==> flow/design.v <==
`timescale 1ns / 1ps
module Braun_Multiplier(
    input [7:0] a, b,
    output [15:0] p
);
    wire [15:0] sum_0, sum_1, sum_2, sum_3, sum_4, sum_5, sum_6, sum_7;
    wire [7:0] partial_product[7:0];
    genvar i, j;
    generate
        for (i = 0; i < 8; i = i + 1) begin
            for (j = 0; j < 8; j = j + 1) begin
                assign partial_product[i][j] = a[i] & b[j];   
            end
        end
    endgenerate
    assign sum_0 = {8'b0, partial_product[0]};
    assign sum_1 = {partial_product[1], 1'b0} + sum_0;
    assign sum_2 = {partial_product[2], 2'b0} + sum_1;
    assign sum_3 = {partial_product[3], 3'b0} + sum_2;
    assign sum_4 = {partial_product[4], 4'b0} + sum_3;
    assign sum_5 = {partial_product[5], 5'b0} + sum_4;
    assign sum_6 = {partial_product[6], 6'b0} + sum_5;
    assign sum_7 = {partial_product[7], 7'b0} + sum_6;
    assign p = sum_7;
endmodule
`timescale 1ns / 1ps
module FIR_Top(input clk, input [7:0]Xin, H0,H1,H2,output reg [15:0]Yout);
wire [15:0] M0,M1,M2,add_out1,add_out2;
wire [15:0] Q1,Q2;
Braun_Multiplier BM1(.a(Xin), .b(H2), .p(M2));
Braun_Multiplier BM2(.a(Xin), .b(H1), .p(M1));
Braun_Multiplier BM3(.a(Xin), .b(H0), .p(M0));
RCA_16bit RCA1(.sum(add_out1), .a(Q1), .b(M1));
RCA_16bit RCA2(.sum(add_out2), .a(Q2), .b(M0));
d_ff DFF1(.clk(clk), .d(M2), .q(Q1));
d_ff DFF2(.clk(clk), .d(add_out1), .q(Q2));
always@ (posedge clk)
Yout <= add_out2;
endmodule
`timescale 1ns/1ps
module RCA_16bit(output cout, output [15:0] sum, input [15:0] a, b);
    wire [14:0] c;
    full_adder F0(.a(a[0]), .b(b[0]), .c(1'b0), .sum(sum[0]), .carry(c[0]));
    full_adder F1(.a(a[1]), .b(b[1]), .c(c[0]), .sum(sum[1]), .carry(c[1]));
    full_adder F2(.a(a[2]), .b(b[2]), .c(c[1]), .sum(sum[2]), .carry(c[2]));
    full_adder F3(.a(a[3]), .b(b[3]), .c(c[2]), .sum(sum[3]), .carry(c[3]));
    full_adder F4(.a(a[4]), .b(b[4]), .c(c[3]), .sum(sum[4]), .carry(c[4]));
    full_adder F5(.a(a[5]), .b(b[5]), .c(c[4]), .sum(sum[5]), .carry(c[5]));
    full_adder F6(.a(a[6]), .b(b[6]), .c(c[5]), .sum(sum[6]), .carry(c[6]));
    full_adder F7(.a(a[7]), .b(b[7]), .c(c[6]), .sum(sum[7]), .carry(c[7]));
    full_adder F8(.a(a[8]), .b(b[8]), .c(c[7]), .sum(sum[8]), .carry(c[8]));
    full_adder F9(.a(a[9]), .b(b[9]), .c(c[8]), .sum(sum[9]), .carry(c[9]));
    full_adder F10(.a(a[10]), .b(b[10]), .c(c[9]), .sum(sum[10]), .carry(c[10]));
    full_adder F11(.a(a[11]), .b(b[11]), .c(c[10]), .sum(sum[11]), .carry(c[11]));
    full_adder F12(.a(a[12]), .b(b[12]), .c(c[11]), .sum(sum[12]), .carry(c[12]));
    full_adder F13(.a(a[13]), .b(b[13]), .c(c[12]), .sum(sum[13]), .carry(c[13]));
    full_adder F14(.a(a[14]), .b(b[14]), .c(c[13]), .sum(sum[14]), .carry(c[14]));
    full_adder F15(.a(a[15]), .b(b[15]), .c(c[14]), .sum(sum[15]), .carry(cout));
endmodule
`timescale 1ns/1ps
module d_ff(input clk,input [15:0]d,output reg [15:0]q);
  always@(posedge clk)
      q<=d;       
endmodule         
`timescale 1ns/1ps
module full_adder( output sum,carry, input a,b,c);
  wire w1, w2, w3;
  half_adder HA1(.a(a), .b(b), .sum(w1), .carry(w2));
  half_adder HA2(.a(w1), .b(c), .sum(sum), .carry(w3));
  or or1(carry, w2, w3);
endmodule
`timescale 1ns/1ps
module half_adder(input a,b,output sum,carry);
  assign sum = a ^ b;
  assign carry = a & b;
endmodule
### From RTL to reports: FIR_Top

The steps from the RTL of FIR_Top to its reports follow in flow order.
Lines are those of the file above, counted from 1.
Cell names lack the library's common part.
A cell with - has no value.

| inputs | value |
|---|---|
| design top | FIR_Top |
| clock port | clk |
| cell library | sky130hd |
| library corner | tt_025C_1v80 |

### Elaborated design

Yosys after proc, flatten, opt, wreduce and memory -nomap, before mapping. Enables and synchronous resets that opt folds into registers are not counted as muxes. Memory bits, and registers merged into a memory's read port (data or address), are not among the register bits. Print and check cells are not counted. Equal cells are merged and count once.

| cells by class | value |
|---|---|
| order comparisons | 0 |
| equal/unequal tests | 0 |
| div/mod/pow operators | 0 |
| mux-type cells | 0 |
| shifts and indexed selects | 0 |
| bitwise logic cells | 340 |
| reductions and logical operators | 0 |
| multipliers | 0 |
| add/sub/neg operators | 21 |

Operators with widths:

| cell | count |
|---|---|
| bitwise AND 1 bit | 250 |
| XOR 1 bit | 62 |
| adder 10 x 16 -> 16 bit | 3 |
| adder 11 x 16 -> 16 bit | 3 |
| adder 12 x 16 -> 16 bit | 3 |
| adder 13 x 16 -> 16 bit | 3 |
| adder 14 x 16 -> 16 bit | 3 |
| adder 15 x 16 -> 16 bit | 3 |
| adder 9 x 8 -> 10 bit | 3 |
| bitwise OR 1 bit | 28 |

| bit counts | value |
|---|---|
| elaborated cells | 364 |
| ROM bits | 0 |
| clocked read ports x word width | 0 |
| memories kept | 0 |
| memory bits (writable) | 0 |
| bits in registers | 48 |
| latch bits | 0 |

### Longest topological paths

Longest topological path by Yosys (ltp), each cell counted once; first at word level (registers and memories cut), then after technology mapping (sequential cells cut; the memories' decode and read muxes count).

| depth | value |
|---|---|
| depth after elaboration | 38 |
| ABC_AREA | 1 |
| depth in mapped cells | 38 |
| mapped depth without buffers | 36 |

### After synthesis

The flow's flattened synthesis, as Yosys stat reports it; memories are mapped. The netlist is that of the ABC_AREA named above (0 if unset); the other value can give another one.
The area totals of this step are shown rounded.

| mapped netlist | value |
|---|---|
| sequential part of the area | 960.9 um^2 |
| synthesis area | 8426 um^2 |
| cell count | 1136 |
| mapped flip-flops | 48 |

Cells by type:

| cell | count |
|---|---|
| fa_1 | 130 |
| ha_1 | 104 |
| inv_1 | 332 |
| nand2_1 | 327 |
| dfxtp_1 | 48 |
| nand3_1 | 31 |
| xnor2_1 | 16 |
| xor2_1 | 16 |
| clkbuf_1 | 36 |
| a21oi_1 | 25 |
| nor2_1 | 25 |
| nand4_1 | 12 |
| a21o_1 | 5 |
| nand2_2 | 6 |
| o21bai_1 | 4 |
| buf_2 | 4 |
| nand3_2 | 2 |
| a31oi_1 | 3 |

Not listed: further types 7, cells in them 10.

### Path before layout

OpenSTA on the mapped netlist: ideal clock, no wires. The path of least setup slack (recovery checks aside). Input and output delay are each 20% of the period. Register names are those of the netlist, which keeps one name where synthesis merged equal registers.

| path after synthesis | value |
|---|---|
| kind | input port to flip-flop |
| start | input port Xin[1] |
| end | register Yout[15] |
| clock period | 9130 ps |
| stages | 33 |
| path delay | 7680 ps |
| arrival time | 9397 ps |
| input delay | 1826 ps |
| setup slack | -376 ps |
| synthesis period reached | 9506 ps |

"path delay" = arrival - input delay + setup time.
"stages" counts driving pins, that of a launching flip-flop among them; a cell with two outputs on the path counts twice.
"synthesis period reached" is the clock period less the worst setup slack; recovery checks do not enter. This is arithmetic on one report: input and output delays are still those of the set period (20% each).
The rows between start and end are the longest chain of elaborated cells between them; the timing report does not say that the signal goes this way. Where chains are equally long, one stands for them.
Each line given opens the expression or statement behind the cell; cells for indexed reads and writes are added by Yosys, which also makes memories of some case tables.

| between the ends, after synthesis | value |
|---|---|
| cell sequence | buf_2 buf_2 nand2_1 inv_1 ha_1 a21oi_1 nor2_1 nor2_1 nand2_1 xnor2_1 fa_1 fa_1 fa_1 fa_1 inv_1 fa_1 inv_1 fa_1 fa_1 fa_1 fa_1 fa_1 fa_1 fa_1 fa_1 nor2_1 nor2_1 nand2_1 nand2_1 inv_1 nand3_1 nand2_1 inv_1 |
| cells in the longest elaborated chain | 38 |
| elaborated cells on any way between the ends | 73 |
| RTL lines with such cells | 11 |
| those cells by class | add/sub (7); logic (66) |

Ends and longest elaborated chain, after synthesis:

| element | RTL line | source |
|---|---|---|
| from (decl) | 27 | `module FIR_Top(input clk, input [7:0]Xin, H0,H1,H2,output reg [15:0]Yout);` |
| bitwise AND 1 bit | 12 |  |
| adder 9 x 8 -> 10 bit | 17 |  |
| adder 10 x 16 -> 16 bit | 18 |  |
| adder 11 x 16 -> 16 bit | 19 |  |
| adder 12 x 16 -> 16 bit | 20 |  |
| adder 13 x 16 -> 16 bit | 21 |  |
| adder 14 x 16 -> 16 bit | 22 |  |
| [24 not listed] | - |  |
| bitwise AND 1 bit | 75 | `assign carry = a & b;` |
| bitwise OR 1 bit | 70 | `or or1(carry, w2, w3);` |
| bitwise AND 1 bit | 75 |  |
| bitwise OR 1 bit | 70 |  |
| bitwise AND 1 bit | 75 |  |
| bitwise OR 1 bit | 70 |  |
| XOR 1 bit | 74 | `assign sum = a ^ b;` |
| to (assign) | 38 | `Yout <= add_out2;` |
| to (decl) | 27 |  |

### Path in the finished layout

Path of least setup slack in the final report of run 2 (OpenROAD, finished layout, wires in). Where an end is a register, its clock arrival counts in the times.
The report prints the path's times to 10 ps; the period is as set.

| path after layout | value |
|---|---|
| kind | input port to flip-flop |
| start | input port Xin[0] |
| end | register DFF2.q[15] |
| stages | 34 |
| input delay | 1360 ps |
| setup slack | -1340 ps |
| clock period | 6800 ps |
| arrival time | 8360 ps |

The rows between start and end are the longest chain of elaborated cells between them; the timing report does not say that the signal goes this way. Where chains are equally long, one stands for them.

| between the ends, after layout | value |
|---|---|
| cell sequence | buf_12 buf_12 buf_6 nand2_4 inv_4 ha_4 a21o_1 nor2_2 nand2_2 xnor2_2 fa_1 fa_2 inv_2 fa_1 ha_4 ha_4 fa_1 inv_2 fa_2 fa_2 fa_2 fa_2 fa_2 fa_2 fa_2 fa_2 nand2_1 nand2_1 nand2_1 nand2_1 inv_1 nand3_1 nand2_1 inv_1 |
| cells in the longest elaborated chain | 38 |
| elaborated cells on any way between the ends | 74 |
| RTL lines with such cells | 11 |
| those cells by class | add/sub (7); logic (67) |

Ends and longest elaborated chain, after layout:

| element | RTL line | source |
|---|---|---|
| from (decl) | 27 | `module FIR_Top(input clk, input [7:0]Xin, H0,H1,H2,output reg [15:0]Yout);` |
| bitwise AND 1 bit | 12 |  |
| adder 9 x 8 -> 10 bit | 17 |  |
| adder 10 x 16 -> 16 bit | 18 |  |
| adder 11 x 16 -> 16 bit | 19 |  |
| adder 12 x 16 -> 16 bit | 20 |  |
| adder 13 x 16 -> 16 bit | 21 |  |
| adder 14 x 16 -> 16 bit | 22 |  |
| [24 not listed] | - |  |
| bitwise AND 1 bit | 75 | `assign carry = a & b;` |
| bitwise OR 1 bit | 70 | `or or1(carry, w2, w3);` |
| bitwise AND 1 bit | 75 |  |
| bitwise OR 1 bit | 70 |  |
| bitwise AND 1 bit | 75 |  |
| bitwise OR 1 bit | 70 |  |
| XOR 1 bit | 74 | `assign sum = a ^ b;` |
| to (assign) | 63 | `q<=d;` |
| to (decl) | 61 | `module d_ff(input clk,input [15:0]d,output reg [15:0]q);` |

Module FIR_Top, platform sky130hd: 2 stored runs of the flow (Yosys, OpenROAD) with differing settings, in no particular order. Input and output delays are each 20% of the period that was set; the output load is 0.01 pF.
"critical path time" is the time allowed to the run's worst setup path (the clock period less input and output delay, where it has them) less its slack. Clock arrival times count: a late capture clock shortens it, a late launch clock lengthens it.
"critical path time" is known to 10 ps.
Values from the reports are rounded here.
Settings: n/a = not set for that run.
A result given as n/a is not shown for that run.

| run | period_ns | CORE_UTILIZATION | SETUP_SLACK_MARGIN | CORE_ASPECT_RATIO | CELL_PAD_IN_SITES_GLOBAL_PLACEMENT | CELL_PAD_IN_SITES_DETAIL_PLACEMENT | GPL_ROUTABILITY_DRIVEN | CTS_CLUSTER_DIAMETER | CAP_MARGIN | SLEW_MARGIN | MAX_ROUTING_LAYER | CORE_MARGIN | PLACE_DENSITY | TNS_END_PERCENT | ABC_AREA | CTS_CLUSTER_SIZE | MIN_ROUTING_LAYER | die footprint (um^2) | worst setup slack after layout (ps) | post-route utilization | chip area after synthesis (Yosys) (um^2) | std-cell area (final layout) (um^2) | critical path time (ps) | worst setup path kind | worst hold slack in the final report (ps) |
|---|---|---|---|---|---|---|---|---|---|---|---|---|---|---|---|---|---|---|---|---|---|---|---|---|---|
| run 1 | 10.8 | 68 | 0.06 | 0.74 | 1 | 1 | 1 | 279 | 5 | 30 | met4 | 2 | n/a | n/a | n/a | n/a | n/a | n/a | n/a | n/a | n/a | n/a | n/a | n/a | n/a |
| run 2 | 6.8 | 31 | n/a | n/a | n/a | 0 | 1 | 344 | 20 | 20 | n/a | 2 | 0.54 | 90 | 1 | 12 | met1 | 28510 | -1340 | 0.398 | 8426 | 10660 | 6780 | input port to flip-flop | 459 |

Run 1: unfinished; error DPL-0033 in placement
